==> flow/design.v <==
`timescale 1ns/1ps
module input_ctrl (
	input  wire        clk,
	input  wire        reset,  
	input  wire        polarity,  
	input  wire        send_in,  
	output reg         ready_in,  
	input  wire [63:0] data_in,  
	input  wire        clear_even,
	input  wire        clear_odd,
	output reg         valid_even,
	output reg         valid_odd,
	output reg  [63:0] data_even,
	output reg  [63:0] data_odd
);
    wire ext_even =  polarity;   
    wire ext_odd  = ~polarity;   
    wire can_accept_even = ext_even && !valid_even;
    wire can_accept_odd  = ext_odd  && !valid_odd;
    always @(*) begin
        ready_in <= ext_even ? ~valid_even : ~valid_odd;
    end
	always @(posedge clk) begin
		if (reset) begin
			ready_in   <= 1'b1;
			valid_even <= 1'b0;
			valid_odd  <= 1'b0;
			data_even  <= 64'b0;
			data_odd   <= 64'b0;
		end
		else begin
            if (send_in && can_accept_even) begin
                data_even  <= data_in;
                valid_even <= 1'b1;
            end
            if (send_in && can_accept_odd) begin
                data_odd   <= data_in;
                valid_odd  <= 1'b1;
            end
			if (clear_even) valid_even <= 1'b0;
			if (clear_odd)  valid_odd  <= 1'b0;			
		end
	end
endmodule
Step by step through the tools: input_ctrl
Tool output for the design above, in the order of the flow.
Lines are those of the file above, counted from 1.
Operators carry their Yosys type and port widths (W data, S select, Z words).
The mark - stands for no value.
- top module: input_ctrl
- clock input: clk
- cell library: sky130hd
- library corner: tt_025C_1v80

Word level
Yosys after proc, flatten, opt, wreduce and memory -nomap, before mapping. Enables and synchronous resets that opt folds into registers are not counted as muxes. Memory bits, and registers merged into a memory's read port (data or address), are not among the register bits. Print and check cells are not counted. Equal cells are merged and count once.
- register bits at 130
- latch bits at 0
- memory bits (writable) at 0
- noted bits in read-only memories: 0
- word width x clocked read ports at 0
- memories kept: 0
- bits of input ports: 70
- output and inout bits at 131
- cells after elaboration at 13
- add/sub/neg operators at 0
- multipliers at 0
- divide/modulo/power cells: 0
- magnitude comparators at 0
- equality and inequality tests: 0
- shift-type cells at 0
- mux-type cells: 0
- bitwise logic cells at 1
- reductions and logical operators at 8
- operator list (cell ; count):
    $logic_and A1 B1 Y1 ; 4
    $reduce_or A2 Y1 ; 2
    $logic_not A1 Y1 ; 2
    $not A1 Y1 ; 1

Depth
Depth = most cells in a row (Yosys ltp): at word level without a register or memory, in the mapped netlist without a sequential cell, where the memories' decode and read muxes count.
- noted word-level depth: 3
- ABC_AREA at 0
- noted depth in mapped cells: 4
- noted mapped depth without buffers: 2

After synthesis
The flow's flattened synthesis, as Yosys stat reports it; memories are mapped. The netlist is that of the ABC_AREA named above (0 if unset); the other value can give another one.
The area totals of this step are shown rounded.
- noted cells in the netlist: 496
- synthesis area: 5400 µm²
- sequential part of the area: 2600 µm²
- noted flip-flop cells: 130
- noted buffer cells: 36
- cell types (type ; count ; area in all (µm²)):
    sky130_fd_sc_hd__dfxtp_1 ; 130 ; 2.6E+03
    sky130_fd_sc_hd__mux2i_1 ; 128 ; 1.28E+03
    sky130_fd_sc_hd__nand2b_1 ; 192 ; 1.2E+03
    sky130_fd_sc_hd__buf_12 ; 5 ; 100.096
    sky130_fd_sc_hd__clkbuf_1 ; 22 ; 82.579
    sky130_fd_sc_hd__buf_4 ; 6 ; 45.043
    sky130_fd_sc_hd__nor3b_2 ; 1 ; 12.512
    sky130_fd_sc_hd__buf_6 ; 1 ; 11.261
    sky130_fd_sc_hd__buf_2 ; 2 ; 10.01
    sky130_fd_sc_hd__and3b_1 ; 1 ; 8.758
    sky130_fd_sc_hd__or3b_1 ; 1 ; 8.758
    sky130_fd_sc_hd__nand3b_1 ; 1 ; 7.507
    sky130_fd_sc_hd__o21a_1 ; 1 ; 7.507
    sky130_fd_sc_hd__nor2b_1 ; 1 ; 6.256
    sky130_fd_sc_hd__a21oi_1 ; 1 ; 5.005
    sky130_fd_sc_hd__nor3_1 ; 1 ; 5.005
    sky130_fd_sc_hd__conb_1 ; 1 ; 3.754
    sky130_fd_sc_hd__nor2_1 ; 1 ; 3.754

Worst setup path after synthesis
Path of least setup slack by OpenSTA after synthesis, without wires, with an ideal clock, recovery checks aside; 20% of the period is set as input and as output delay. Where synthesis merged equal registers, the netlist keeps one of their names.
- kind: input-to-reg
- from: input polarity
- to: register data_odd[10]
- period at 2160 ps
- noted input delay: 432 ps
- noted library setup time: 118 ps
- time at the first pin: 432 ps
- noted data arrival time: 1209 ps
- data required time at 2042 ps
- noted path slack: 833 ps
- path delay at 895 ps
- noted stages: 4
- path buffers: 2
- synthesis period reached: 1327 ps
"path delay" = arrival - input delay + setup time.
"stages" counts driving pins, that of a launching flip-flop among them; a cell with two outputs on the path counts twice.
"synthesis period reached" is the clock period less the worst setup slack; recovery checks do not enter. This is arithmetic on one report: input and output delays are still those of the set period (20% each).
Between the ends stands the longest chain of elaborated cells between them, by number of cells; it is not shown to be the way that was timed. Of several equally long chains one is given.
A line is the first line of the expression or statement that the cell stems from. Yosys adds cells for indexed reads and writes and turns some case tables into memories.
- path through: sky130_fd_sc_hd__or3b_1 -> sky130_fd_sc_hd__buf_6 -> sky130_fd_sc_hd__buf_12 -> sky130_fd_sc_hd__mux2i_1
- length of the longest elaborated chain: 3
- noted elaborated cells on any way between the ends: 3
- source lines of those cells at 3
- classes of those cells: logic: 1; reduce/logical: 2
- RTL lines, path post-synthesis (item ; line ; text):
    from (decl) ; 5 ; input wire polarity,
    $not A1 Y1 ; 17 ; wire ext_odd  = ~polarity;
    $logic_and A1 B1 Y1 ; 19 ; wire can_accept_odd  = ext_odd  && !valid_odd;
    $logic_and A1 B1 Y1 ; 36 ; if (send_in && can_accept_odd) begin
    to (assign) ; 29 ; data_odd <= 64'b0;
    to (assign) ; 37 ; data_odd   <= data_in;
    to (decl) ; 14 ; output reg [63:0] data_odd

Timing after layout
From the final timing report of record 1: the path of least setup slack in the routed layout; clock arrival at registers is part of the times.
The report prints the path's times to 10 ps; the period is as set.
- kind: reg-to-output
- from: register data_odd[40]
- to: output data_odd[40]
- period at 1480 ps
- output delay at 300 ps
- time at the first pin: 520 ps
- noted data arrival time: 1150 ps
- data required time at 1180 ps
- noted path slack: 30 ps
- noted stages: 2
- path buffers: 1
- path through: sky130_fd_sc_hd__dfxtp_1 -> sky130_fd_sc_hd__dlygate4sd2_1
- length of the longest elaborated chain: 0
- noted elaborated cells on any way between the ends: 0
- source lines of those cells at 0
- RTL lines, path post-layout (item ; line ; text):
    from (decl) ; 14 ; output reg [63:0] data_odd
    from (assign) ; 29 ; data_odd <= 64'b0;
    from (assign) ; 37 ; data_odd   <= data_in;
    to (decl) ; 14 ;

Top module input_ctrl; platform sky130hd; tools Yosys and OpenROAD; 2 stored runs in no particular order. Input and output delays are each 20% of the period that was set; the output load is 0.01 pF.
By "achieved period" is meant the clock period of the run minus its worst setup slack. This is arithmetic on one report: input and output delays are still those of the set period (20% each).
By "critical path time" is meant the share of the clock period that the worst setup path is allowed (20% is reserved at inputs, 20% at outputs), minus its slack. Clock arrival times at its registers enter into it.
"power consumption": no workload was simulated; the value follows from the tool's default switching activity.
"critical path time" is given in steps of 10 ps.
The results are shown rounded.

Record 1

==> flow/run.sh <==
#!/bin/bash
# the make line also repeats the synthesis and layout settings of config.mk as NAME=value (left out here)
make -C /OpenROAD-flow-scripts/flow DESIGN_CONFIG=/design/flow/config.mk WORK_HOME=/design/flow/orfs CLKGATE_MAP_FILE= finish
==> flow/config.mk <==
export PLATFORM = sky130hd
export DESIGN_NAME = input_ctrl
export DESIGN_NICKNAME = input_ctrl
export VERILOG_FILES = /design/flow/design.v
export SDC_FILE = /design/flow/constraint.sdc
export NUM_CORES = 4
export LEC_CHECK = 0
export CAP_MARGIN = 20
export CORE_MARGIN = 2
export CORE_UTILIZATION = 58
export SLEW_MARGIN = 20
==> flow/constraint.sdc <==
create_clock -name core_clock -period 1.48 [get_ports {clk}]
set_input_delay 0.2960 -clock core_clock [delete_from_list [all_inputs] [get_ports {clk}]]
set_output_delay 0.2960 -clock core_clock [all_outputs]
set_load 0.01 [all_outputs]

Measured in record 1:
- post-route setup TNS at 0 ps
- noted the utilization: 87.6%
- worst setup slack after layout: 31 ps
- power consumption at 0.00984 W
- critical path time: 1150 ps
- worst setup path type: reg-to-output
- achieved period at 1449 ps
- noted the total die area: 10100 µm²
- noted the netlist area reported by Yosys: 5400 µm²

Record 2

==> flow/run.sh <==
#!/bin/bash
# the make line also repeats the synthesis and layout settings of config.mk as NAME=value (left out here)
make -C /OpenROAD-flow-scripts/flow DESIGN_CONFIG=/design/flow/config.mk WORK_HOME=/design/flow/orfs CLKGATE_MAP_FILE= finish
==> flow/config.mk <==
export PLATFORM = sky130hd
export DESIGN_NAME = input_ctrl
export DESIGN_NICKNAME = input_ctrl
export VERILOG_FILES = /design/flow/design.v
export SDC_FILE = /design/flow/constraint.sdc
export NUM_CORES = 4
export LEC_CHECK = 0
export CAP_MARGIN = 20
export CELL_PAD_IN_SITES_DETAIL_PLACEMENT = 0
export CELL_PAD_IN_SITES_GLOBAL_PLACEMENT = 3
export CORE_ASPECT_RATIO = 0.66
export CORE_MARGIN = 2
export CORE_UTILIZATION = 52
export CTS_CLUSTER_DIAMETER = 356
export CTS_CLUSTER_SIZE = 11
export MIN_ROUTING_LAYER = met2
export PLACE_DENSITY = 0.93
export SLEW_MARGIN = 20
==> flow/constraint.sdc <==
create_clock -name core_clock -period 2.28 [get_ports {clk}]
set_input_delay 0.4560 -clock core_clock [delete_from_list [all_inputs] [get_ports {clk}]]
set_output_delay 0.4560 -clock core_clock [all_outputs]
set_load 0.01 [all_outputs]

Record 2: unfinished; error GPL-0301 in placement.
