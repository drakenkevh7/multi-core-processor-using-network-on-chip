==> flow/design.v <==
`timescale 1ns/1ps
module output_ctrl (
	input  wire        clk,
	input  wire        reset,  
	input  wire        polarity,  
	input  wire        ready_out,  
	output reg         send_out,  
	output reg [63:0] data_out,  
	input  wire [63:0] data_even,
	input  wire        en_even,
	input  wire [63:0] data_odd,
	input  wire        en_odd,
	output reg         empty_even,
	output reg         empty_odd
);
	reg [63:0] output_buffer_data_even,  output_buffer_data_odd;
    reg        output_buffer_valid_even, output_buffer_valid_odd;
	always @(*) begin
		data_out = polarity ? output_buffer_data_even : output_buffer_data_odd;
		send_out = polarity ? (output_buffer_valid_even & ready_out) : (output_buffer_valid_odd & ready_out);
		empty_even = !output_buffer_valid_even;
		empty_odd  = !output_buffer_valid_odd;
	end
	always @(posedge clk) begin
		if (reset) begin
			output_buffer_data_even <= 64'b0;
			output_buffer_data_odd  <= 64'b0;
			output_buffer_valid_even <= 1'b0;
			output_buffer_valid_odd  <= 1'b0;
		end
		else begin
			if (polarity) begin
				if (en_odd && !output_buffer_valid_odd) begin
					output_buffer_data_odd <= data_odd;
					output_buffer_valid_odd <= en_odd;
				end
			end
			else begin
				if (en_even && !output_buffer_valid_even) begin
					output_buffer_data_even  <= data_even;
					output_buffer_valid_even <= en_even;
				end
			end
			if (!polarity && output_buffer_valid_odd  && ready_out) output_buffer_valid_odd  <= 1'b0;
            if (polarity  && output_buffer_valid_even && ready_out) output_buffer_valid_even <= 1'b0;
		end
	end
endmodule
# Reports on output_ctrl
# The steps from the RTL of output_ctrl to its reports follow in flow order.
# Line numbers count from 1 in the design file above.
# Operators carry their Yosys type and port widths (W data, S select, Z words).
# Library cell names are shortened.
# A cell with - has no value.
[setup]
design = "output_ctrl"
clock_port = "clk"
cell_library = "sky130hd"
lib_corner = "tt_025C_1v80"

# Word-level counts
# Yosys after proc, flatten, opt, wreduce and memory -nomap, before mapping. Enables and synchronous resets that opt folds into registers are not counted as muxes. Memory bits, and registers merged into a memory's read port (data or address), are not among the register bits. Print and check cells are not counted. Equal cells are merged and count once.
[bits]
reg_bits = 130
inputBits = 134
[classes]
n_mux = 2
logic = 3
reduce_and_logical = 13
[op_table]
columns = ["cell", "n"]
rows = [
  ["$mux W64", 1],
  ["$logic_and A1 B1 Y1", 6],
  ["$reduce_and A2 Y1", 2],
  ["$reduce_or A2 Y1", 2],
  ["$logic_not A1 Y1", 3],
  ["$and A1 B1 Y1", 2],
  ["$not A1 Y1", 1],
  ["$mux W1", 1],
]

# Depth
# Longest topological path by Yosys (ltp), each cell counted once; first at word level (registers and memories cut), then after technology mapping (sequential cells cut; the memories' decode and read muxes count).
[depth]
word_depth = 4
ABC_AREA = 0
mapped_depth = 6
ltp_nobuf = 3

# Netlist
# Yosys stat after the flow's synthesis: flattened, memories mapped to cells. It holds for the ABC_AREA given above (unset counts as 0); a run with the other value may have another netlist.
# Totals and module areas in this step are rounded.
[types]
columns = ["type", "n", "area_total_um2"]
rows = [
  ["dfxtp_1", 130, 2.6E+03],
  ["nand2_1", 258, 968.429],
  ["mux2_2", 64, 720.691],
  ["a21oi_1", 130, 650.624],
  ["buf_2", 22, 110.106],
  ["buf_6", 8, 90.086],
  ["clkbuf_1", 14, 52.55],
  ["buf_4", 6, 45.043],
  ["inv_1", 3, 11.261],
  ["mux2i_1", 1, 10.01],
  ["and3b_1", 1, 8.758],
  ["or3b_1", 1, 8.758],
  ["nand3b_1", 1, 7.507],
  ["nor2_1", 2, 7.507],
  ["nor3b_1", 1, 7.507],
  ["nor2b_1", 1, 6.256],
  ["o21ai_0", 1, 5.005],
]
[synth_totals]
cells = 644
synth_area_um2 = 5300
seqArea_um2 = 2600
ffs = 130

# Worst setup path after synthesis
# Source: OpenSTA report_checks on the synthesized netlist (no wires, ideal clock, input and output delay 20% of the period each), path of least setup slack; recovery checks are left aside. Register names are those of the netlist, which keeps one name where synthesis merged equal registers.
[synth_timing]
path_kind = "input to output"
start = "in polarity"
end = "out data_out[55]"
tclk_ns = 1.92
output_delay_ns = 0.384
t_first_pin_ns = 0.384
arrival_ns = 1.272
required_ns = 1.536
slack_ns = 0.264
delay_ns = 0.888
stages = 4
n_path_buf = 3
synth_period_reached_ns = 1.656
# "delay_ns" = arrival - input delay + setup time.
# At an output port there is no setup time.
# "stages": output pins that drive a net of the path, with the launching flip-flop's if there is one; two outputs of one cell count as two.
# "synth_period_reached_ns" = period - worst setup slack (recovery checks aside). The figure is calculated, with input and output delays left at 20% of the set period.
# Between the ends stands the longest chain of elaborated cells between them, by number of cells; it is not shown to be the way that was timed. Of several equally long chains one is given.
# A line is the first line of the expression or statement that the cell stems from. Yosys adds cells for indexed reads and writes and turns some case tables into memories.
[synth_via]
cell_sequence = "buf_6 > buf_2 > buf_2 > mux2_2"
elab_chain_cells = 1
[synth_rtl]
columns = ["item", "line_no", "text"]
rows = [
  ["from (decl)", 5, "input wire polarity,"],
  ["$mux W64", 19, "data_out = polarity ? output_buffer_data_even : output_buffer_data_odd;"],
  ["to (decl)", 8, "output reg [63:0] data_out,"],
]

# Worst path after layout
# Path of least setup slack in the final report of job 1 (OpenROAD, finished layout, wires in). Where an end is a register, its clock arrival counts in the times.
[layout_timing]
path_kind = "input to output"
start = "in polarity"
end = "out data_out[2]"
tclk_ns = 1.64
output_delay_ns = 0.33
t_first_pin_ns = 0.33
arrival_ns = 1.17
required_ns = 1.31
slack_ns = 0.15
stages = 4
n_path_buf = 3
# Between the ends stands the longest chain of elaborated cells between them, by number of cells; it is not shown to be the way that was timed. Of several equally long chains one is given.
[layout_via]
cell_sequence = "buf_8 > buf_6 > mux2_2 > buf_2"
elab_chain_cells = 1
[layout_rtl]
columns = ["item", "line_no", "text"]
rows = [
  ["from (decl)", 5, "input wire polarity,"],
  ["$mux W64", 19, "data_out = polarity ? output_buffer_data_even : output_buffer_data_odd;"],
  ["to (decl)", 8, "output reg [63:0] data_out,"],
]

# Settings and measured results of 2 stored flow runs for module output_ctrl (sky130hd), not sorted in any way. The constraints put input and output delay at 20% of the set period each and load the outputs with 0.01 pF.
# "achieved_clock_period_ns" means the clock period less the worst setup slack. The figure is calculated, with input and output delays left at 20% of the set period.
# "critical_path_time_ns": the worst setup path's part of the clock period (all of it between registers, 20% less for each end at a port) less its slack. A launch clock that arrives late makes it longer, a capture clock that arrives late makes it shorter.
# "fin_power_w" is the tool's figure for a default switching activity; nothing was simulated.
# Results are given in rounded form.

[[run]]
name = "job 1"
[run.settings]
period_ns = 1.64
SETUP_SLACK_MARGIN = 0.07
CAP_MARGIN = 20
CORE_MARGIN = 2
CORE_UTILIZATION = 40
SLEW_MARGIN = 20
[run.results]
design.die.area_um2 = 14000
timing.hold.ws_ns = 0.29
final_stdcell_area_um2 = 8000
timing.setup.tns_ns = 0.000
critical_path_time_ns = 0.84
worst_path_kind = "input to output"
timing.setup.ws_ns = 0.15
ys_area_um2 = 5300
achieved_clock_period_ns = 1.493
fin_power_w = 0.0087

[[run]]
name = "job 2"
[run.settings]
period_ns = 2.47
CORE_UTILIZATION = 16
PLACE_DENSITY_LB_ADDON = 0.02
CELL_PAD_IN_SITES_DETAIL_PLACEMENT = 1
ABC_AREA = 1
GPL_ROUTABILITY_DRIVEN = 0
CAP_MARGIN = 30
MIN_ROUTING_LAYER = "met2"
MAX_ROUTING_LAYER = "met4"
CORE_MARGIN = 2
SLEW_MARGIN = 20
[run.results]
design.die.area_um2 = 39000
timing.hold.ws_ns = 0.51
final_stdcell_area_um2 = 9100
timing.setup.tns_ns = 0.000
critical_path_time_ns = 1.26
worst_path_kind = "input to output"
timing.setup.ws_ns = 0.22
ys_area_um2 = 5900
achieved_clock_period_ns = 2.248
fin_power_w = 0.006
