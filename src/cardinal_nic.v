==> flow/design.v <==
`timescale 1ns/1ps
module cardinal_nic (
    input  wire        clk,         
    input  wire        reset,       
    input  wire [1:0]  addr,        
    input  wire [63:0] d_in,        
    output reg  [63:0] d_out,       
    input  wire        nicEn,       
    input  wire        nicEnWr,     
    input  wire        net_si,      
    output reg         net_ri,      
    input  wire [63:0] net_di,      
    output reg         net_so,      
    input  wire        net_ro,      
    output wire [63:0] net_do,      
    input  wire        net_polarity 
);
    localparam [1:0] ADDR_IN_BUF     = 2'b00,   
                     ADDR_IN_STATUS  = 2'b01,   
                     ADDR_OUT_BUF    = 2'b10,   
                     ADDR_OUT_STATUS = 2'b11;   
    reg [63:0] input_buffer;    
    reg [63:0] output_buffer;   
    reg        input_status;    
    reg        output_status;   
    localparam integer VC_BIT = 0;
    assign net_do = output_buffer;
    always @(posedge clk) begin
        if (reset) begin
            input_buffer  <= 64'b0;
            output_buffer <= 64'b0;
            input_status  <= 1'b0;
            output_status <= 1'b0;
            net_ri <= 1'b1;    
            net_so <= 1'b0;    
            d_out  <= 64'b0;   
        end else begin
            net_so <= 1'b0;   
            if (!nicEn) begin
                d_out <= 64'b0;
            end else if (nicEnWr) begin
                case (addr)
                    ADDR_OUT_BUF: begin
                        if (!output_status) begin
                            output_buffer <= d_in;     
                            output_status <= 1'b1;     
                        end
                    end
                    default: begin
                    end
                endcase
            end else begin
                case (addr)
                    ADDR_IN_BUF: begin
                        if (input_status) begin
                            d_out <= input_buffer;     
                            input_status <= 1'b0;      
                            net_ri <= 1'b1;            
                            input_buffer <= 64'b0;     
                        end else begin
                            d_out <= input_buffer;
                        end
                    end
                    ADDR_IN_STATUS: begin
                        d_out <= {63'b0, input_status};
                    end
                    ADDR_OUT_BUF: begin
                        d_out <= 64'b0;   
                    end
                    ADDR_OUT_STATUS: begin
                        d_out <= {63'b0, output_status};   
                    end
                endcase
            end   
            if (net_si && !input_status) begin
                input_buffer <= net_di;    
                input_status <= 1'b1;      
                net_ri <= 1'b0;            
            end
            if (output_status && net_ro && (output_buffer[VC_BIT] == net_polarity)) begin
                net_so <= 1'b1;           
                output_status <= 1'b0;    
            end
        end
    end
endmodule
Tool chain data of cardinal_nic
What the tools print for cardinal_nic, step after step.
Lines are those of the file above, counted from 1.
Library cell names are shortened.
A cell with n/a has no value.

design
  top module = cardinal_nic
  clock port = clk
  library = sky130hd
  corner = tt_025C_1v80

Elaborated design
Source: Yosys, flattened and elaborated, memories not mapped. Widths are those after wreduce. Registers that Yosys merges into a memory's read port (data or address) are not register bits. Print and check cells do not count. Equal cells are merged and count once.

word-level totals
  memory cells = 0
  output and inout port bits = 130
  cells after elaboration = 44
  input port bits = 137
  bits in read-only memories = 0
  latch bits = 0
  word width x clocked read ports = 0
  bits in writable memories = 0
  bits in registers = 196

operators by class
  add/subtract/negate cells = 0
  divide/modulo/power cells = 0
  order comparisons = 0
  $mul = 0
  equality and inequality tests = 5
  muxes and demuxes = 16
  reduce/logical cells = 14
  bitwise operators = 2
  shift-type cells = 0

operators with widths
  operator                                                  number
  64-bit 2-to-1 mux                                         5
  64-bit parallel mux with 4-bit select                     1
  1-bit 2-to-1 mux                                          10
  4-bit AND reduction                                       2
  2-bit nonzero test                                        3
  3-bit AND reduction                                       2
  2-bit == test with constant B                             2
  2-bit OR reduction                                        2
  1-bit logical AND                                         3
  1-bit NOT                                                 2
  2-bit by 1-bit == test with 1-bit output with constant B  1
  2-bit by 1-bit != test with 1-bit output with constant B  1
  2-bit logical NOT                                         1
  1-bit == test                                             1
  1-bit logical NOT                                         1

Depth
Depth = most cells in a row (Yosys ltp): at word level without a register or memory, in the mapped netlist without a sequential cell, where the memories' decode and read muxes count.

logic depth
  word-level depth = 5
  ABC_AREA = 1
  depth in mapped cells = 8
  gate-level depth less buffers = 7

Synthesis result
The flow's flattened synthesis, as Yosys stat reports it; memories are mapped. The netlist is that of the ABC_AREA named above (0 if unset); the other value can give another one.
The area totals of this step are shown rounded.

cells by type
  cell      number  area in all (um^2)
  dfxtp_1   196     3.92E+03
  nand2_1   330     1.24E+03
  a21oi_1   130     650.624
  nor2_1    134     502.982
  nand3_1   65      325.312
  inv_1     75      281.52
  buf_2     32      160.154
  clkbuf_1  23      86.333
  buf_1     10      37.536
  buf_4     2       15.014
  nor3_2    1       10.01
  o21ai_0   2       10.01
  inv_2     2       7.507
  nand4_1   1       6.256
  nor2_2    1       6.256
  or2_2     1       6.256

synthesis totals
  mapped area = 7268 um^2
  cell count = 1005
  sequential part of the area = 3924 um^2
  buffers = 67
  flip-flop cells = 196

Worst setup path after synthesis
OpenSTA on the mapped netlist: ideal clock, no wires. The path of least setup slack (recovery checks aside). Input and output delay are each 20% of the period. Register names are those of the netlist, which keeps one name where synthesis merged equal registers.

path after synthesis
  path type = input to register
  start = input addr[0]
  end = register output_buffer[57]
  required time = 1797 ps
  input delay = 382 ps
  path buffers = 2
  path slack = 679 ps
  clock period = 1910 ps
  stages = 8
  delay of the path = 849 ps
  time at the first pin = 382 ps
  arrival = 1118 ps
  library setup time = 113 ps
  synthesis period reached = 1231 ps

"delay of the path" = arrival - input delay + setup time.
"stages": output pins that drive a net of the path, with the launching flip-flop's if there is one; two outputs of one cell count as two.
"synthesis period reached" = period - worst setup slack (recovery checks aside). The figure is calculated, with input and output delays left at 20% of the set period.
Between the ends stands the longest chain of elaborated cells between them, by number of cells; it is not shown to be the way that was timed. Of several equally long chains one is given.
A line is the first line of the expression or statement that the cell stems from. Yosys adds cells for indexed reads and writes and turns some case tables into memories.

between the ends, after synthesis
  cells stage by stage = inv_1 -> nand2_1 -> nor3_2 -> buf_2 -> buf_2 -> nand2_1 -> nand2_1 -> nor2_1
  length of the longest elaborated chain = 2
  elaborated cells between the ends (all ways) = 2
  classes of those cells = eq/ne: 1; reduce/logical: 1

ends and longest elaborated chain, after synthesis
  what                 line  text
  start: declaration   5     input  wire [1:0]  addr,
  2-bit == test        42    case (addr)
  4-bit AND reduction  n/a
  end: assignment      31    output_buffer <= 64'b0;
  end: assignment      45    output_buffer <= d_in;
  end: declaration     23    reg [63:0] output_buffer;

Path in the finished layout
From the final timing report of stored run 1: the path of least setup slack in the routed layout; clock arrival at registers is part of the times.
The report prints the path's times to 10 ps; the period is as set.

path post-layout
  path type = register to register
  start = register output_status
  end = register output_buffer[45]
  clock period = 855 ps
  time at the first pin = 420 ps
  path buffers = 3
  path slack = -410 ps
  required time = 1200 ps
  arrival = 1610 ps
  stages = 7
  library setup time = 90 ps

Between the ends stands the longest chain of elaborated cells between them, by number of cells; it is not shown to be the way that was timed. Of several equally long chains one is given.
A register here has more assigning lines than the two given.

between the ends, post-layout
  cells stage by stage = dfxtp_2 -> nor3_4 -> buf_6 -> buf_6 -> buf_16 -> nor2_4 -> nor2_2
  length of the longest elaborated chain = 2
  elaborated cells between the ends (all ways) = 2
  source lines of those cells = 0
  classes of those cells = logic: 1; reduce/logical: 1

ends and longest elaborated chain, post-layout
  what                 line  text
  start: declaration   25    reg        output_status;
  start: assignment    33    output_status <= 1'b0;
  start: assignment    46    output_status <= 1'b1;
  1-bit NOT            n/a
  4-bit AND reduction  n/a
  end: assignment      31    output_buffer <= 64'b0;
  end: assignment      45    output_buffer <= d_in;
  end: declaration     23    reg [63:0] output_buffer;

Subject: flow runs of cardinal_nic

Hi,

Measured data: module cardinal_nic, platform sky130hd, 2 stored runs of the flow under differing settings, order arbitrary. Input and output delays are each 20% of the period that was set; the output load is 0.01 pF.
By "worst setup path time" is meant the share of the clock period that the worst setup path is allowed (20% is reserved at inputs, 20% at outputs), minus its slack. Clock arrival times at its registers enter into it.
By "power" is meant OpenSTA's value without simulated activity: inputs other than the clock are taken to toggle once in ten clock periods, and the tool carries that through the logic.
"worst setup path time" is given in steps of 10 ps.
Results are given in rounded form.

Stored run 1
==> flow/run.sh <==
#!/bin/bash
# the make line also repeats the synthesis and layout settings of config.mk as NAME=value (left out here)
make -C /OpenROAD-flow-scripts/flow DESIGN_CONFIG=/design/flow/config.mk WORK_HOME=/design/flow/orfs CLKGATE_MAP_FILE= finish
==> flow/config.mk <==
export PLATFORM = sky130hd
export DESIGN_NAME = cardinal_nic
export DESIGN_NICKNAME = cardinal_nic
export VERILOG_FILES = /design/flow/design.v
export SDC_FILE = /design/flow/constraint.sdc
export NUM_CORES = 4
export LEC_CHECK = 0
export ABC_AREA = 1
export CAP_MARGIN = 20
export CORE_ASPECT_RATIO = 1.61
export CORE_MARGIN = 2
export CORE_UTILIZATION = 47
export SETUP_SLACK_MARGIN = 0.09
export SLEW_MARGIN = 35
==> flow/constraint.sdc <==
create_clock -name core_clock -period 0.855 [get_ports {clk}]
set_input_delay 0.1710 -clock core_clock [delete_from_list [all_inputs] [get_ports {clk}]]
set_output_delay 0.1710 -clock core_clock [all_outputs]
set_load 0.01 [all_outputs]

==> results of stored run 1 <==
chip area after synthesis (Yosys): 7268 um^2
die area: 16500 um^2
standard-cell area of the final layout: 13650 um^2
worst setup slack after layout: -412 ps
total negative slack: -64030 ps
worst hold slack: 144 ps
power: 0.0206 W
worst setup path time: 1270 ps
worst setup path kind: register to register

Stored run 2
==> flow/run.sh <==
#!/bin/bash
# the make line also repeats the synthesis and layout settings of config.mk as NAME=value (left out here)
make -C /OpenROAD-flow-scripts/flow DESIGN_CONFIG=/design/flow/config.mk WORK_HOME=/design/flow/orfs CLKGATE_MAP_FILE= finish
==> flow/config.mk <==
export PLATFORM = sky130hd
export DESIGN_NAME = cardinal_nic
export DESIGN_NICKNAME = cardinal_nic
export VERILOG_FILES = /design/flow/design.v
export SDC_FILE = /design/flow/constraint.sdc
export NUM_CORES = 4
export LEC_CHECK = 0
export ABC_AREA = 1
export CAP_MARGIN = 0
export CELL_PAD_IN_SITES_DETAIL_PLACEMENT = 0
export CORE_MARGIN = 9
export CORE_UTILIZATION = 15
export GPL_ROUTABILITY_DRIVEN = 1
export MIN_ROUTING_LAYER = met1
export PLACE_DENSITY_LB_ADDON = 0.12
export SETUP_SLACK_MARGIN = 0.54
export SLEW_MARGIN = 25
export TNS_END_PERCENT = 30
==> flow/constraint.sdc <==
create_clock -name core_clock -period 2.33 [get_ports {clk}]
set_input_delay 0.4660 -clock core_clock [delete_from_list [all_inputs] [get_ports {clk}]]
set_output_delay 0.4660 -clock core_clock [all_outputs]
set_load 0.01 [all_outputs]

==> results of stored run 2 <==
chip area after synthesis (Yosys): 7268 um^2
die area: 56700 um^2
standard-cell area of the final layout: 11310 um^2
worst setup slack after layout: 471 ps
total negative slack: 0 ps
worst hold slack: 381 ps
power: 0.007325 W
worst setup path time: 1390 ps
worst setup path kind: register to output

Regards
